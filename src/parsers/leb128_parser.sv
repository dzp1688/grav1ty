==> flow/design.v <==
`default_nettype none
package obu_parser_pkg;
    localparam PARSER_DATA_WIDTH = 32;
    localparam PAD_LEN_WIDTH = $clog2(PARSER_DATA_WIDTH) + 1;
endpackage
module leb128_parser (
    input  logic clk,
    input  logic rst_n,
    input  logic        start,
    input  logic        stall,
    input  logic [7:0]  data_in,
    output logic [55:0] data_out,
    output logic        done
);
    logic [5:0] count;
    logic       started;
    assign done = started && !stall && !data_in[7];
    always_ff @(posedge clk, negedge rst_n) begin
        if (~rst_n) begin
            count <= '0;
        end else if (start | started) begin
            count <= count + 'd7;
        end else if (done) begin
            count <= '0;
        end
    end
    always_ff @ (posedge clk, negedge rst_n) begin
        if (!rst_n) begin
            data_out <= '0;
            started  <= '0;
        end else if (start) begin
            data_out <= {49'd0, data_in[6:0]};
            started  <= 1'b1;
        end else if (started && !stall) begin
            if (data_in[7]) begin
                data_out <= data_out | (data_in[6:0] << count);
            end else begin
                started <= 1'b0;
            end
        end
    end
endmodule
* Tool chain data of leb128_parser
Tool output for the design above, in the order of the flow. Lines are those of the file above, counted from 1. Operators: Yosys type, input widths -> output width; for muxes data width and select width s. Library cell names are shortened. The mark - stands for no value.
Inputs: design top leb128_parser, clock port clk, library sky130hd, library corner tt_025C_1v80

* Word-level counts
Source: Yosys, flattened and elaborated, memories not mapped. Widths are those after wreduce. Registers that Yosys merges into a memory's read port (data or address) are not register bits. Print and check cells do not count. Equal cells are merged and count once.
Cells by class: $add $sub $neg 1, multiply operators 0, div/mod/pow operators 0, order comparisons 0, eq/ne operators 1, shifts and indexed selects 1, mux-type cells 8, bitwise gates (word level) 2, reductions and logical operators 9
Operator list (number):
- $mux 56 | 3
- $or 56x56->56 | 1
- $shl 7x6->56 | 1
- $mux 6 | 2
- $reduce_bool 2->1 | 3
- $add 6x3->6 const B | 1
- $reduce_and 2->1 | 2
- $mux 1 | 3
- $logic_and 1x1->1 | 2
- $logic_not 1->1 | 2
- $ne 2x2->1 const B | 1
- $or 1x1->1 | 1
Storage and ports: register bits after elaboration 63, latch bits 0, bits in writable memories 0, memory bits (read-only) 0, word width x clocked read ports 0, memories kept 0, input port bits 12, output and inout bits 57, elaborated cells 25

* Depth
Depth = most cells in a row (Yosys ltp): at word level without a register or memory, in the mapped netlist without a sequential cell, where the memories' decode and read muxes count.
Logic depth: depth in word-level cells 5, ABC_AREA 0, mapped depth 7, depth with buffers taken out 5

* Netlist
Source: synth_stat.txt of the flow (Yosys; design flattened, memories mapped). It holds for the ABC_AREA given above (unset counts as 0); a run with the other value may have another netlist.
Cell types:
- dfrtp_1 | number 63, total area 1.58E+03 um^2
- o2bb2ai_1 | number 29, total area 253.994 um^2
- nand2_1 | number 27, total area 101.347 um^2
- mux2i_1 | number 9, total area 90.086 um^2
- o221ai_1 | number 8, total area 70.067 um^2
- mux4_2 | number 3, total area 67.565 um^2
- a21oi_1 | number 12, total area 60.058 um^2
- nor2_1 | number 15, total area 56.304 um^2
- o31ai_1 | number 7, total area 52.55 um^2
- o21ai_0 | number 9, total area 45.043 um^2
- xnor2_1 | number 5, total area 43.792 um^2
- nand3b_1 | number 5, total area 37.536 um^2
- nand3_1 | number 7, total area 35.034 um^2
- nor3_1 | number 7, total area 35.034 um^2
- clkbuf_1 | number 9, total area 33.782 um^2
- inv_1 | number 9, total area 33.782 um^2
- nand2b_1 | number 5, total area 31.28 um^2
- buf_2 | number 6, total area 30.029 um^2
Not listed: further types 35, cells in them 58.
Mapped netlist: cells in the netlist 293, cell area after synthesis 3123.0 um^2, sequential area 1576.5 um^2, flip-flop cells 63, buffer cells 21

* Path before layout
Path of least setup slack by OpenSTA after synthesis, without wires, with an ideal clock, recovery checks aside; 20% of the period is set as input and as output delay. Where synthesis merged equal registers, the netlist keeps one of their names.
Timing post-synthesis: kind register to register, start reg count[0], end reg data_out[40], period 1830 ps, setup time 78 ps, launch time at the first pin 0 ps, data arrival time 1515 ps, required time 1752 ps, slack 237 ps, delay of the path 1593 ps, stages 7, buffers on the path 2, period reached after synthesis 1593 ps
"delay of the path" is the arrival time less input delay plus setup time. "stages" counts driving pins, that of a launching flip-flop among them; a cell with two outputs on the path counts twice. "period reached after synthesis" = period - worst setup slack (recovery checks aside). The figure is calculated, with input and output delays left at 20% of the set period. Between the ends stands the longest chain of elaborated cells between them, by number of cells; it is not shown to be the way that was timed. Of several equally long chains one is given. A line is the first line of the expression or statement that the cell stems from. Yosys adds cells for indexed reads and writes and turns some case tables into memories. A register here has more assigning lines than the two given.
On the way, post-synthesis: path through dfrtp_1 -> buf_6 -> buf_8 -> or4b_4 -> a21oi_2 -> nand3b_1 -> o2bb2ai_1, length of the longest elaborated chain 5, elaborated cells on any way between the ends 5, RTL lines with such cells 4, those cells by class shift: 1; mux: 3; logic: 1
RTL lines, path post-synthesis:
- start: declaration | line 15 | logic [5:0] count;
- start: assignment | line 20 | count <= '0;
- start: assignment | line 22 | count <= count + 'd7;
- $shl 7x6->56 | line 36 | data_out <= data_out | (data_in[6:0] << count);
- $or 56x56->56 | line 36
- $mux 56 | line 35 | if (data_in[7]) begin
- $mux 56 | line 34 | end else if (started && !stall) begin
- $mux 56 | line 31 | end else if (start) begin
- end: assignment | line 32 | data_out <= {49'd0, data_in[6:0]};
- end: assignment | line 36
- end: declaration | line 12 | output logic [55:0] data_out,

* Worst path after layout
From the final timing report of run A: the path of least setup slack in the routed layout; clock arrival at registers is part of the times. The path's times are printed in steps of 10 ps; the period is the one set.
Timing post-layout: kind register to register, start reg count[0], end reg data_out[21], period 1930 ps, setup time 80 ps, launch time at the first pin 330 ps, data arrival time 1990 ps, required time 2190 ps, slack 200 ps, stages 9, buffers on the path 4
Between the ends stands the longest chain of elaborated cells between them, by number of cells; it is not shown to be the way that was timed. Of several equally long chains one is given. A register here has more assigning lines than the two given.
On the way, post-layout: path through dfrtp_1 -> buf_6 -> buf_4 -> buf_6 -> mux2i_4 -> buf_4 -> nor4_4 -> nor3_4 -> o2bb2ai_1, length of the longest elaborated chain 5, elaborated cells on any way between the ends 5, RTL lines with such cells 4, those cells by class shift: 1; mux: 3; logic: 1
RTL lines, path post-layout:
- start: declaration | line 15 | logic [5:0] count;
- start: assignment | line 20 | count <= '0;
- start: assignment | line 22 | count <= count + 'd7;
- $shl 7x6->56 | line 36 | data_out <= data_out | (data_in[6:0] << count);
- $or 56x56->56 | line 36
- $mux 56 | line 35 | if (data_in[7]) begin
- $mux 56 | line 34 | end else if (started && !stall) begin
- $mux 56 | line 31 | end else if (start) begin
- end: assignment | line 32 | data_out <= {49'd0, data_in[6:0]};
- end: assignment | line 36
- end: declaration | line 12 | output logic [55:0] data_out,

Subject: flow runs of leb128_parser

Hi,

Record of 2 stored runs of the RTL-to-layout flow on leb128_parser, platform sky130hd. The runs are unordered. Constraints: input delay and output delay 20% of the set period each, output load 0.01 pF.
"reached clock period" = clock period - worst setup slack. The figure is calculated, with input and output delays left at 20% of the set period.
"time on the worst setup path" = time allowed to the worst setup path (clock period - input delay - output delay, where it has them) - its slack; a late launch clock adds to it, a late capture clock takes from it.
"total power after layout" is the tool's figure for a default switching activity; nothing was simulated.
"time on the worst setup path" is known to 10 ps.

[run A] flow files
==> flow/run.sh <==
#!/bin/bash
# the make line also repeats the synthesis and layout settings of config.mk as NAME=value (left out here)
make -C /OpenROAD-flow-scripts/flow DESIGN_CONFIG=/design/flow/config.mk WORK_HOME=/design/flow/orfs CLKGATE_MAP_FILE= finish
==> flow/config.mk <==
export PLATFORM = sky130hd
export DESIGN_NAME = leb128_parser
export DESIGN_NICKNAME = leb128_parser
export VERILOG_FILES = /design/flow/design.v
export SDC_FILE = /design/flow/constraint.sdc
export NUM_CORES = 4
export LEC_CHECK = 0
export CAP_MARGIN = 25
export CELL_PAD_IN_SITES_GLOBAL_PLACEMENT = 2
export CORE_MARGIN = 6
export CORE_UTILIZATION = 25
export GPL_TIMING_DRIVEN = 0
export HOLD_SLACK_MARGIN = 0.22
export PLACE_DENSITY_LB_ADDON = 0.01
export SETUP_SLACK_MARGIN = 0.43
export SLEW_MARGIN = 20
==> flow/constraint.sdc <==
create_clock -name core_clock -period 1.93 [get_ports {clk}]
set_input_delay 0.3860 -clock core_clock [delete_from_list [all_inputs] [get_ports {clk}]]
set_output_delay 0.3860 -clock core_clock [all_outputs]
set_load 0.01 [all_outputs]

[run A] result: post-synthesis cell area 3123.0 um^2; total power after layout 7789 µW; worst setup slack after layout 205 ps; reached clock period 1725 ps; die outline area 15317.8 um^2; time on the worst setup path 1730 ps; critical path kind register to register; utilization 43.7%; standard-cell area of the final layout 5291.3 um^2; total negative slack 0 ps

[run B] flow files
==> flow/run.sh <==
#!/bin/bash
# the make line also repeats the synthesis and layout settings of config.mk as NAME=value (left out here)
make -C /OpenROAD-flow-scripts/flow DESIGN_CONFIG=/design/flow/config.mk WORK_HOME=/design/flow/orfs CLKGATE_MAP_FILE= finish
==> flow/config.mk <==
export PLATFORM = sky130hd
export DESIGN_NAME = leb128_parser
export DESIGN_NICKNAME = leb128_parser
export VERILOG_FILES = /design/flow/design.v
export SDC_FILE = /design/flow/constraint.sdc
export NUM_CORES = 4
export LEC_CHECK = 0
export CAP_MARGIN = 20
export CORE_MARGIN = 2
export CORE_UTILIZATION = 40
export SETUP_SLACK_MARGIN = -0.07
export SLEW_MARGIN = 20
==> flow/constraint.sdc <==
create_clock -name core_clock -period 1.81 [get_ports {clk}]
set_input_delay 0.3620 -clock core_clock [delete_from_list [all_inputs] [get_ports {clk}]]
set_output_delay 0.3620 -clock core_clock [all_outputs]
set_load 0.01 [all_outputs]

[run B] result: post-synthesis cell area 3123.0 um^2; total power after layout 6307 µW; worst setup slack after layout 30 ps; reached clock period 1780 ps; die outline area 8530.4 um^2; time on the worst setup path 1420 ps; critical path kind input to register; utilization 58.5%; standard-cell area of the final layout 4470.5 um^2; total negative slack 0 ps

Regards
